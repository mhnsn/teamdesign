==> flow/design.v <==
module TeamDesign(
output g1,	 
output y1,	 
output r1,	 
output g2,	 
output y2,	 
output r2,	 
 input ld1,	 
 input ld2,	 
 input en1,	 
 input en2,	 
 input ck	 
);
	reg [1:0] whichLight; 					 
	reg [31:0] t1;								 
	reg [31:0] t2;								 
	reg [1:0] l1;								 
	reg [1:0] l2;								 
	always @(posedge ck)
	begin
		if (whichLight == 0) 				 
		begin
			l1 = 1;	 							 
			l2 = 3;								 
			t1 = t1 - 1;						 
			if (t1 == 0)						 
			begin
				t2 = ld2;						 
				whichLight = whichLight+1;	 
			end
		end
		if (whichLight == 1)				 	 
		begin
			l1 = 2;								 
			l2 = 3;								 
			t2 = t2 - 1;						 
			if (t1 == 0)						 
			begin
				t1 = ld1;						 
				whichLight = whichLight+1;	 
			end	
		end
		if (whichLight == 2)					 
		begin
			l1 = 3;	 							 
			l2 = 1;								 
			t1 = t1 - 1;						 
			if (t1 == 0)						 
			begin
				t2 = ld2;						 
				whichLight = whichLight+1;	 
			end	
		end
		if (whichLight == 3)					 
		begin
			l1 = 3;								 
			l2 = 2;								 
			t2 = t2 - 1;						 
			if (t1 == 0)						 
			begin	
				t1 = ld1;						 
				whichLight = 0;				 
			end	
		end
	end											 
	assign g1 = (l1 == 1);					 
	assign y1 = (l1 == 2);
	assign r1 = (l1 == 3);
	assign g2 = (l2 == 1);
	assign y2 = (l2 == 2);
	assign r2 = (l2 == 3);
endmodule 
# Step by step through the tools: TeamDesign
# Tool output for the design above, in the order of the flow.
# Lines are those of the file above, counted from 1.
# Operators: Yosys type, input widths -> output width; for muxes data width and select width s.
# Library cell names are shortened.
# Not given: -
# inputs
top	TeamDesign
clk_port	ck
library	sky130hd
lib_corner	tt_025C_1v80

# Word level
# Yosys after proc, flatten, opt, wreduce and memory -nomap, before mapping. Memory bits, and registers merged into a memory's read port (data or address), are not among the register bits. Print and check cells are not counted. Equal cells are merged and count once.
# word_totals
elab_cells	47
input_bits	5
reg_bits	38
out_inout_bits	6
# op_classes
mux	19
reduce_and_logical	9
equal	9
n_addsub	5
# ops
operator	n
$mux 32	6
$logic_not 32->1	4
$sub 32x1->32 const B	2
$mux 2	11
$eq 2x2->1 const B	6
$add 2x1->2 const B	3
$eq 2x1->1 const B	3
$reduce_bool 3->1	1
$reduce_or 3->1	1
$logic_not 2->1	1
$reduce_bool 2->1	1
$reduce_or 2->1	1
$mux 1	2

# Depth
# Depth = most cells in a row (Yosys ltp): at word level without a register or memory, in the mapped netlist without a sequential cell, where the memories' decode and read muxes count.
# depth
depth_word	12
abc_area	0
mapped_depth	28
depth_no_buf	26

# Netlist
# Yosys stat after the flow's synthesis: flattened, memories mapped to cells. It holds for the ABC_AREA given above (unset counts as 0); a run with the other value may have another netlist.
# Totals and module areas in this step are rounded.
# by_type
type	n	type_area_um2
dfxtp_1	40	800.768
xnor2_1	39	341.578
xor2_1	30	262.752
nand4_1	25	156.4
nor4_1	25	156.4
nand2_1	34	127.622
nor2_1	30	112.608
nand3_1	21	105.101
or4_1	14	105.101
ha_1	8	100.096
nor3_1	18	90.086
and2_1	13	81.328
or3_1	12	75.072
buf_6	6	67.565
and3_1	10	62.56
nor4_2	5	62.56
clkbuf_1	14	52.55
nor4b_1	6	52.55
# Not listed: further types 50, cells in them 102.
# synth_totals
seqArea_um2	801
ffs	40
mapped_area_um2	3600
stdcells	452

# Worst setup path after synthesis
# Path of least setup slack by OpenSTA after synthesis, without wires, with an ideal clock, recovery checks aside; 20% of the period is set as input and as output delay. Where synthesis merged equal registers, the netlist keeps one of their names.
# synth_path
path_kind	reg-to-reg
start	reg t1[3]
end	reg whichLight[1]
t_first_pin_ps	0
t_required_ps	11185
tclk_ps	11300
path_stages	27
arrival_ps	6008
delay_ps	6123
n_path_buf	4
slack_ps	5178
setup_ps	115
period_less_setup_slack_ps	6122
# "delay_ps" is the arrival time less input delay plus setup time.
# "path_stages": output pins that drive a net of the path, with the launching flip-flop's if there is one; two outputs of one cell count as two.
# "period_less_setup_slack_ps" is the clock period less the worst setup slack; recovery checks do not enter. This is arithmetic on one report: input and output delays are still those of the set period (20% each).
# The rows between start and end are the longest chain of elaborated cells between them; the timing report does not say that the signal goes this way. Where chains are equally long, one stands for them.
# A line is the first line of the expression or statement that the cell stems from. Yosys adds cells for indexed reads and writes and turns some case tables into memories.
# At most two assigning lines are given for a register; there are more.
# synth_via
path_cell_list	dfxtp_1 buf_6 or4_4 buf_6 or4_4 buf_6 nor4_1 xnor2_1 nand4_1 or4_1 xnor2_1 inv_1 ha_1 and4_1 and4_1 buf_6 nor2_1 ha_1 and3_1 and2_0 nand3_1 nor4_2 xnor2_1 nor4_2 nand4_1 or3_4 o21a_1
elab_chain_len	12
cone_cells	23
cone_lines	12
cone_classes	add/sub (4); eq/ne (3); mux (12); reduce/logical (4)
# synth_lines
element	line	source
from (decl)	15	reg [31:0] t1;
from (assign)	25	t1 = t1 - 1;
from (assign)	39	t1 = ld1;
$sub 32x1->32	25
$logic_not 32->1	26	if (t1 == 0)
$mux 2	26
$mux 2	21	if (whichLight == 0)
$add 2x1->2	40	whichLight = whichLight+1;
$mux 2	37	if (t1 == 0)
$mux 2	32	if (whichLight == 1)
$add 2x1->2	51	whichLight = whichLight+1;
$mux 2	48	if (t1 == 0)
$mux 2	43	if (whichLight == 2)
$mux 2	59	if (t1 == 0)
$mux 2	54	if (whichLight == 3)
to (assign)	40
to (assign)	51
to (decl)	14	reg [1:0] whichLight;

# Path in the finished layout
# From the final timing report of stored run 1: the path of least setup slack in the routed layout; clock arrival at registers is part of the times.
# The report prints the path's times to 10 ps; the period is as set.
# layout_path
path_kind	reg-to-reg
start	reg t1[4]
end	reg t1[0]
setup_ps	80
arrival_ps	6930
t_required_ps	7010
tclk_ps	6800
path_stages	27
n_path_buf	4
t_first_pin_ps	290
slack_ps	80
# The rows between start and end are the longest chain of elaborated cells between them; the timing report does not say that the signal goes this way. Where chains are equally long, one stands for them.
# At most two assigning lines are given for a register; there are more.
# layout_via
path_cell_list	dfxtp_1 buf_2 or4_4 buf_6 or4_4 buf_6 nor4_2 xnor2_1 nand4_1 or4_4 xnor2_4 inv_1 ha_4 and4_1 and4_1 buf_6 nor2_1 ha_2 and3_1 and2_2 nand4_1 xor2_1 nand4bb_4 nor4_4 nand4_1 or3_4 o31ai_2
elab_chain_len	12
cone_cells	23
cone_lines	12
cone_classes	add/sub (4); eq/ne (3); mux (12); reduce/logical (4)
# layout_lines
element	line	source
from (decl)	15	reg [31:0] t1;
from (assign)	25	t1 = t1 - 1;
from (assign)	39	t1 = ld1;
$sub 32x1->32	25
$logic_not 32->1	26	if (t1 == 0)
$mux 2	26
$mux 2	21	if (whichLight == 0)
$add 2x1->2	40	whichLight = whichLight+1;
$mux 2	37	if (t1 == 0)
$mux 2	32	if (whichLight == 1)
$add 2x1->2	51	whichLight = whichLight+1;
$mux 2	48	if (t1 == 0)
$mux 2	43	if (whichLight == 2)
$eq 2x2->1	54	if (whichLight == 3)
$mux 32	54
to (assign)	47	t1 = t1 - 1;
to (assign)	61	t1 = ld1;
to (decl)	15

# Record of 2 stored runs of the RTL-to-layout flow on TeamDesign, platform sky130hd. The runs are unordered. Constraints: input delay and output delay 20% of the set period each, output load 0.01 pF.
# "achievedPeriod_ps": clock period set for the run, less the worst setup slack. It is reckoned from that one timing run; input and output delays stay at 20% of the period that was set.
# "worst_path_time_ps" means the part of the period allowed to the worst setup path (the constraints hold back 20% at inputs and 20% at outputs) less its slack; where the path has registers, the arrival times of their clocks count too.
# "power_total_uw" is the tool's figure for a default switching activity; nothing was simulated.
# "worst_path_time_ps" is known to 10 ps.
# Measured values are rounded.
# Settings: n/a = not set for that run.
setting or result,stored run 1,stored run 2
period_ns,6.8,7.46
CORE_UTILIZATION,26,72
SETUP_SLACK_MARGIN,-0.25,n/a
HOLD_SLACK_MARGIN,0.16,n/a
CELL_PAD_IN_SITES_DETAIL_PLACEMENT,1,n/a
GPL_TIMING_DRIVEN,0,n/a
CAP_MARGIN,20,20
CORE_MARGIN,2,2
SLEW_MARGIN,20,20
finish.stdcell_area_um2,4270,3800
achievedPeriod_ps,6724,6994
tns_ps,0,0
total_die_area_um2,14800,5580
worst_path_time_ps,6720,6990
worst_path_kind,reg-to-reg,reg-to-reg
power_total_uw,532,367
layout_utilization_frac,0.319,0.795
timing.setup.ws_ps,76,466
ws_hold_ps,483,473
synth_area_um2,3600,3600
